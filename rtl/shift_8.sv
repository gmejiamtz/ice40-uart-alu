==> flow/design.v <==
package config_pkg;
localparam ECHO = 8'hEC;
localparam ADD = 8'hAD;
localparam MUL = 8'hAC;
localparam DIV = 8'D1;
typedef enum logic [3:0] {
    OPCODE,
    RESERVED,
    LSB,
    MSB,
    RS1,
    RS2,
    COMPUTE,
    SHIFT
} state_t;
endpackage
module shift_8 (
    input logic clk_i,
    input logic rst,
    input logic en_i,
    input logic [7:0] data_i,
    output logic [31:0] data_o
);
    always_ff @(posedge clk_i) begin
        if(rst) begin
            data_o <= '0;
        end else if (en_i) begin
            data_o <= {data_o[23:0], data_i};
        end
    end
endmodule
**Tool chain data of shift_8**

What the tools print for shift_8, step after step.
Lines are those of the file above, counted from 1.
Not given: --

- Top: shift_8
- Clock: clk_i
- Standard-cell library: sky130hd
- Corner: tt_025C_1v80

**Elaborated design**

Counts by Yosys on the flattened word-level netlist (proc, flatten, opt, wreduce; memories kept). Register bits leave out memories and registers merged into their read ports (data or address); mux counts leave out enables and synchronous resets folded into registers. Print and check cells are left out. Cells with the same type and inputs are merged into one.

- $add $sub $neg: 0
- Div/mod/pow operators: 0
- Multiply operators: 0
- Equal/unequal tests: 0
- Bitwise operators: 0
- Reduce/logical cells: 0
- Order comparisons: 0
- Muxes and demuxes: 0
- Shift-type cells: 0

- Bits in read-only memories: 0
- Word width x clocked read ports: 0
- Memories: 0
- Bits in latches: 0
- Bits in writable memories: 0
- Bits in registers: 32

**Depth**

Longest topological path by Yosys (ltp), each cell counted once; first at word level (registers and memories cut), then after technology mapping (sequential cells cut; the memories' decode and read muxes count).

- Depth in word-level cells: 0
- ABC_AREA: 0
- Gate-level depth with buffers: 4

**After synthesis**

The flow's flattened synthesis, as Yosys stat reports it; memories are mapped. The netlist is that of the ABC_AREA named above (0 if unset); the other value can give another one.

Cell types:

| cell | number | total area (um^2) |
|---|---|---|
| sky130_fd_sc_hd__dfxtp_1 | 32 | 640.614 |
| sky130_fd_sc_hd__mux2i_1 | 32 | 320.307 |
| sky130_fd_sc_hd__nor2_1 | 32 | 120.115 |
| sky130_fd_sc_hd__buf_12 | 3 | 60.058 |
| sky130_fd_sc_hd__buf_6 | 1 | 11.261 |
| sky130_fd_sc_hd__clkbuf_1 | 3 | 11.261 |

- Mapped flip-flops: 32
- Synthesis area: 1,163.6 um^2
- Cell count: 103

**Path before layout**

Source: OpenSTA report_checks on the synthesized netlist (no wires, ideal clock, input and output delay 20% of the period each), path of least setup slack; recovery checks are left aside. Register names are those of the netlist, which keeps one name where synthesis merged equal registers.

- Path kind: in2reg
- Start point: input en_i
- End point: register data_o[0]
- Arrival: 667 ps
- Setup slack: 215 ps
- Path delay: 593 ps
- Launch time at the first pin: 202 ps
- Stages on the path: 4
- Path buffers: 2
- Clock period: 1,010 ps
- Library setup time: 128 ps
- Required time: 882 ps
- Synthesis period reached: 795 ps

"path delay" is the arrival time less input delay plus setup time.
"stages on the path": output pins that drive a net of the path, with the launching flip-flop's if there is one; two outputs of one cell count as two.
"synthesis period reached" is the clock period less the worst setup slack; recovery checks do not enter. This is arithmetic on one report: input and output delays are still those of the set period (20% each).

- Cell sequence: sky130_fd_sc_hd__buf_6 sky130_fd_sc_hd__buf_12 sky130_fd_sc_hd__mux2i_1 sky130_fd_sc_hd__nor2_1

RTL lines, path after synthesis:

| what | RTL line | source |
|---|---|---|
| start: declaration | 20 | `input logic en_i,` |
| end: assignment | 26 | `data_o <= '0;` |
| end: assignment | 28 | `data_o <= {data_o[23:0], data_i};` |
| end: declaration | 22 | `output logic [31:0] data_o` |

No chain of elaborated cells between the ends is given.

shift_8 on sky130hd: 2 stored runs with different settings, listed in no order. Input and output delays are each 20% of the period that was set; the output load is 0.01 pF.

### Stored run 1

Settings: `period_ns=0.772`, `CORE_UTILIZATION=66`, `PLACE_DENSITY_LB_ADDON=0.23`, `CELL_PAD_IN_SITES_DETAIL_PLACEMENT=1`, `ABC_AREA=0`, `GPL_TIMING_DRIVEN=1`, `CTS_CLUSTER_SIZE=70`, `MIN_ROUTING_LAYER=met2`, `CAP_MARGIN=20`, `CORE_MARGIN=2`, `SLEW_MARGIN=20`

No results, placement failed with DPL-0038.

### Stored run 2

Settings: `period_ns=1.19`, `CORE_UTILIZATION=51`, `PLACE_DENSITY_LB_ADDON=0.06`, `CORE_ASPECT_RATIO=0.57`, `CELL_PAD_IN_SITES_GLOBAL_PLACEMENT=1`, `CTS_CLUSTER_SIZE=92`, `CAP_MARGIN=40`, `MAX_ROUTING_LAYER=met4`, `CORE_MARGIN=2`, `SLEW_MARGIN=20`

No results, placement failed with FLW-0024.
