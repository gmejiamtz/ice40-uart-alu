==> flow/design.v <==
package config_pkg;
localparam ECHO = 8'hEC;
localparam ADD = 8'hAD;
localparam MUL = 8'hAC;
localparam DIV = 8'D1;
typedef enum logic [3:0] {
    OPCODE,
    RESERVED,
    LSB,
    MSB,
    RS1,
    RS2,
    COMPUTE,
    SHIFT
} state_t;
endpackage
module pipeline
 #(parameter [31:0] width_p = 10
  )
  (input [0:0] clk_i
  ,input [0:0] reset_i
  ,input [width_p - 1:0] data_i
  ,input [0:0] valid_i
  ,output [0:0] ready_o
  ,output [0:0] valid_o
  ,output [width_p - 1:0] data_o
  ,input [0:0] ready_i
  );
	logic [0:0] ready_l,valid_l;
	logic [width_p-1:0] data_l;
    always_ff @(posedge clk_i) begin
        if(reset_i) begin
            data_l <= '0;
        end else if(ready_o & valid_i) begin
            data_l <= data_i;
        end
    end
    always_ff @(posedge clk_i) begin
        if(reset_i) begin
            valid_l <= '0;
        end else if (ready_o) begin
            valid_l <= ready_o & valid_i;
        end
    end
	assign data_o = data_l;
	assign valid_o = valid_l;
	assign ready_o = ready_i | ~valid_o;
endmodule
== Reports on pipeline ==
The steps from the RTL of pipeline to its reports follow in flow order.
Lines are those of the file above, counted from 1.
A cell with -- has no value.
Inputs
  top module: pipeline
  clock: clk_i
  library: sky130hd
  corner: tt_025C_1v80

== Elaborated design ==
Counts by Yosys on the flattened word-level netlist (proc, flatten, opt, wreduce; memories kept). Register bits leave out memories and registers merged into their read ports (data or address); mux counts leave out enables and synchronous resets folded into registers. Print and check cells are left out. Cells with the same type and inputs are merged into one.
Word-level totals
  bits in registers: 11
  bits of input ports: 14
  output and inout port bits: 12
  cells after elaboration: 5
Cells by class
  bitwise gates (word level): 3
Operators by type and width (count)
  1-bit bitwise AND: 1
  1-bit bitwise OR: 1
  1-bit NOT: 1

== Longest topological paths ==
Depth = most cells in a row (Yosys ltp): at word level without a register or memory, in the mapped netlist without a sequential cell, where the memories' decode and read muxes count.
Depth
  depth after elaboration: 3
  ABC_AREA: 1
  gate-level depth with buffers: 6
  depth with buffers taken out: 5

== Mapped cells and area ==
Source: synth_stat.txt of the flow (Yosys; design flattened, memories mapped). It holds for the ABC_AREA given above (unset counts as 0); a run with the other value may have another netlist.
The area totals of this step are shown rounded.
Synthesis totals
  cells in the netlist: 70
  synthesis area: 500 um^2
  sequential part of the area: 220 um^2
  mapped flip-flops: 11
  buffers: 4
Cells by type
  sky130_fd_sc_hd__dfxtp_1: count 11, total area 220.211 um^2
  sky130_fd_sc_hd__a21oi_1: count 11, total area 55.053 um^2
  sky130_fd_sc_hd__nand3_1: count 10, total area 50.048 um^2
  sky130_fd_sc_hd__inv_1: count 12, total area 45.043 um^2
  sky130_fd_sc_hd__nand2_1: count 10, total area 37.536 um^2
  sky130_fd_sc_hd__nor2_1: count 10, total area 37.536 um^2
  sky130_fd_sc_hd__buf_6: count 2, total area 22.522 um^2
  sky130_fd_sc_hd__clkbuf_8: count 1, total area 13.763 um^2
  sky130_fd_sc_hd__buf_4: count 1, total area 7.507 um^2
  sky130_fd_sc_hd__nand2_2: count 1, total area 6.256 um^2
  sky130_fd_sc_hd__clkinv_1: count 1, total area 3.754 um^2

== Path before layout ==
Path of least setup slack by OpenSTA after synthesis, without wires, with an ideal clock, recovery checks aside; 20% of the period is set as input and as output delay. Where synthesis merged equal registers, the netlist keeps one of their names.
Timing path post-synthesis
  path type: flip-flop to flip-flop
  start: register valid_l
  end: register data_l[0]
  period: 1.3 ns
  setup time: 0.115 ns
  time at the first pin: 0.000 ns
  data arrival time: 0.790 ns
  required time: 1.185 ns
  setup slack: 0.395 ns
  path delay: 0.905 ns
  driving pins on the path: 5
  path buffers: 1
  period reached after synthesis: 0.905 ns
"path delay" is the arrival time less input delay plus setup time.
"driving pins on the path": output pins that drive a net of the path, with the launching flip-flop's if there is one; two outputs of one cell count as two.
"period reached after synthesis" is the clock period less the worst setup slack; recovery checks do not enter. This is arithmetic on one report: input and output delays are still those of the set period (20% each).
The rows between start and end are the longest chain of elaborated cells between them; the timing report does not say that the signal goes this way. Where chains are equally long, one stands for them.
Each line given opens the expression or statement behind the cell; cells for indexed reads and writes are added by Yosys, which also makes memories of some case tables.
Between the ends, post-synthesis
  cell sequence: sky130_fd_sc_hd__dfxtp_1 -> sky130_fd_sc_hd__nand2_2 -> sky130_fd_sc_hd__clkbuf_8 -> sky130_fd_sc_hd__a21oi_1 -> sky130_fd_sc_hd__nor2_1
  length of the longest elaborated chain: 3
  elaborated cells between the ends (all ways): 3
  those cells by class: 3 x logic
Ends and longest elaborated chain, post-synthesis
  start, declared: RTL line 29  | logic [0:0] ready_l,valid_l;
  start, assigned: RTL line 40  | valid_l <= '0;
  start, assigned: RTL line 42  | valid_l <= ready_o & valid_i;
  1-bit NOT: RTL line 47  | assign ready_o = ready_i | ~valid_o;
  1-bit bitwise OR: RTL line 47
  1-bit bitwise AND: RTL line 34  | end else if(ready_o & valid_i) begin
  end, assigned: RTL line 33  | data_l <= '0;
  end, assigned: RTL line 35  | data_l <= data_i;
  end, declared: RTL line 30  | logic [width_p-1:0] data_l;

== Path in the finished layout ==
From the final timing report of job 2: the path of least setup slack in the routed layout; clock arrival at registers is part of the times.
Timing path after layout
  path type: input port to output port
  start: input port ready_i[0]
  end: output port ready_o[0]
  period: 1.22 ns
  external input delay: 0.24 ns
  external output delay: 0.24 ns
  time at the first pin: 0.24 ns
  data arrival time: 1.01 ns
  required time: 0.98 ns
  setup slack: -0.03 ns
  driving pins on the path: 4
  path buffers: 2
The rows between start and end are the longest chain of elaborated cells between them; the timing report does not say that the signal goes this way. Where chains are equally long, one stands for them.
Between the ends, after layout
  cell sequence: sky130_fd_sc_hd__clkdlybuf4s50_1 -> sky130_fd_sc_hd__inv_1 -> sky130_fd_sc_hd__nand2_4 -> sky130_fd_sc_hd__buf_6
  length of the longest elaborated chain: 1
  elaborated cells between the ends (all ways): 1
  RTL lines with such cells: 1
  those cells by class: 1 x logic
Ends and longest elaborated chain, after layout
  start, declared: RTL line 27  | ,input [0:0] ready_i
  1-bit bitwise OR: RTL line 47  | assign ready_o = ready_i | ~valid_o;
  end, declared: RTL line 24  | ,output [0:0] ready_o

--- measured runs ---
Record of 2 stored runs of the RTL-to-layout flow on pipeline, platform sky130hd. The runs are unordered. Constraints: input delay and output delay 20% of the set period each, output load 0.01 pF.
By "achieved clock period" is meant the clock period of the run minus its worst setup slack. This is arithmetic on one report: input and output delays are still those of the set period (20% each).
"worst setup path time" is the time allowed to the run's worst setup path (the clock period less input and output delay, where it has them) less its slack. Clock arrival times count: a late capture clock shortens it, a late launch clock lengthens it.
"power" is the tool's figure for a default switching activity; nothing was simulated.
Measured values are rounded.

Job 1
==> flow/run.sh <==
#!/bin/bash
# the make line also repeats the synthesis and layout settings of config.mk as NAME=value (left out here)
make -C /OpenROAD-flow-scripts/flow DESIGN_CONFIG=/design/flow/config.mk WORK_HOME=/design/flow/orfs CLKGATE_MAP_FILE= finish
==> flow/config.mk <==
export PLATFORM = sky130hd
export DESIGN_NAME = pipeline
export DESIGN_NICKNAME = pipeline
export VERILOG_FILES = /design/flow/design.v
export SDC_FILE = /design/flow/constraint.sdc
export NUM_CORES = 4
export LEC_CHECK = 0
export CAP_MARGIN = 5
export CELL_PAD_IN_SITES_DETAIL_PLACEMENT = 0
export CELL_PAD_IN_SITES_GLOBAL_PLACEMENT = 1
export CORE_MARGIN = 2
export CORE_UTILIZATION = 57
export CTS_CLUSTER_DIAMETER = 105
export CTS_CLUSTER_SIZE = 19
export MIN_ROUTING_LAYER = met1
export PLACE_DENSITY_LB_ADDON = 0.06
export SETUP_SLACK_MARGIN = 0.18
export SLEW_MARGIN = 15
export TNS_END_PERCENT = 40
==> flow/constraint.sdc <==
create_clock -name core_clock -period 0.721 [get_ports {clk_i}]
set_input_delay 0.1442 -clock core_clock [delete_from_list [all_inputs] [get_ports {clk_i}]]
set_output_delay 0.1442 -clock core_clock [all_outputs]
set_load 0.01 [all_outputs]

==> results of job 1 <==
did not finish, floorplanning stopped with PDN-0185

Job 2
==> flow/run.sh <==
#!/bin/bash
# the make line also repeats the synthesis and layout settings of config.mk as NAME=value (left out here)
make -C /OpenROAD-flow-scripts/flow DESIGN_CONFIG=/design/flow/config.mk WORK_HOME=/design/flow/orfs CLKGATE_MAP_FILE= finish
==> flow/config.mk <==
export PLATFORM = sky130hd
export DESIGN_NAME = pipeline
export DESIGN_NICKNAME = pipeline
export VERILOG_FILES = /design/flow/design.v
export SDC_FILE = /design/flow/constraint.sdc
export NUM_CORES = 4
export LEC_CHECK = 0
export ABC_AREA = 1
export CAP_MARGIN = 20
export CELL_PAD_IN_SITES_DETAIL_PLACEMENT = 1
export CORE_ASPECT_RATIO = 1.06
export CORE_MARGIN = 2
export CORE_UTILIZATION = 36
export CTS_CLUSTER_DIAMETER = 282
export GPL_TIMING_DRIVEN = 0
export MIN_ROUTING_LAYER = met1
export PLACE_DENSITY = 0.72
export SETUP_SLACK_MARGIN = -0.07
export SLEW_MARGIN = 20
export TNS_END_PERCENT = 100
==> flow/constraint.sdc <==
create_clock -name core_clock -period 1.22 [get_ports {clk_i}]
set_input_delay 0.2440 -clock core_clock [delete_from_list [all_inputs] [get_ports {clk_i}]]
set_output_delay 0.2440 -clock core_clock [all_outputs]
set_load 0.01 [all_outputs]

==> results of job 2 <==
chip area after synthesis (Yosys): 500 um^2
die area: 1700 um^2
standard-cell area of the final layout: 810 um^2
utilization: 65 %
worst setup slack after layout: -0.030 ns
total negative slack: -0.030 ns
worst hold slack: 0.48 ns
power: 0.00087 W
achieved clock period: 1.250 ns
worst setup path time: 0.76 ns
worst setup path kind: input port to output port
--- end ---
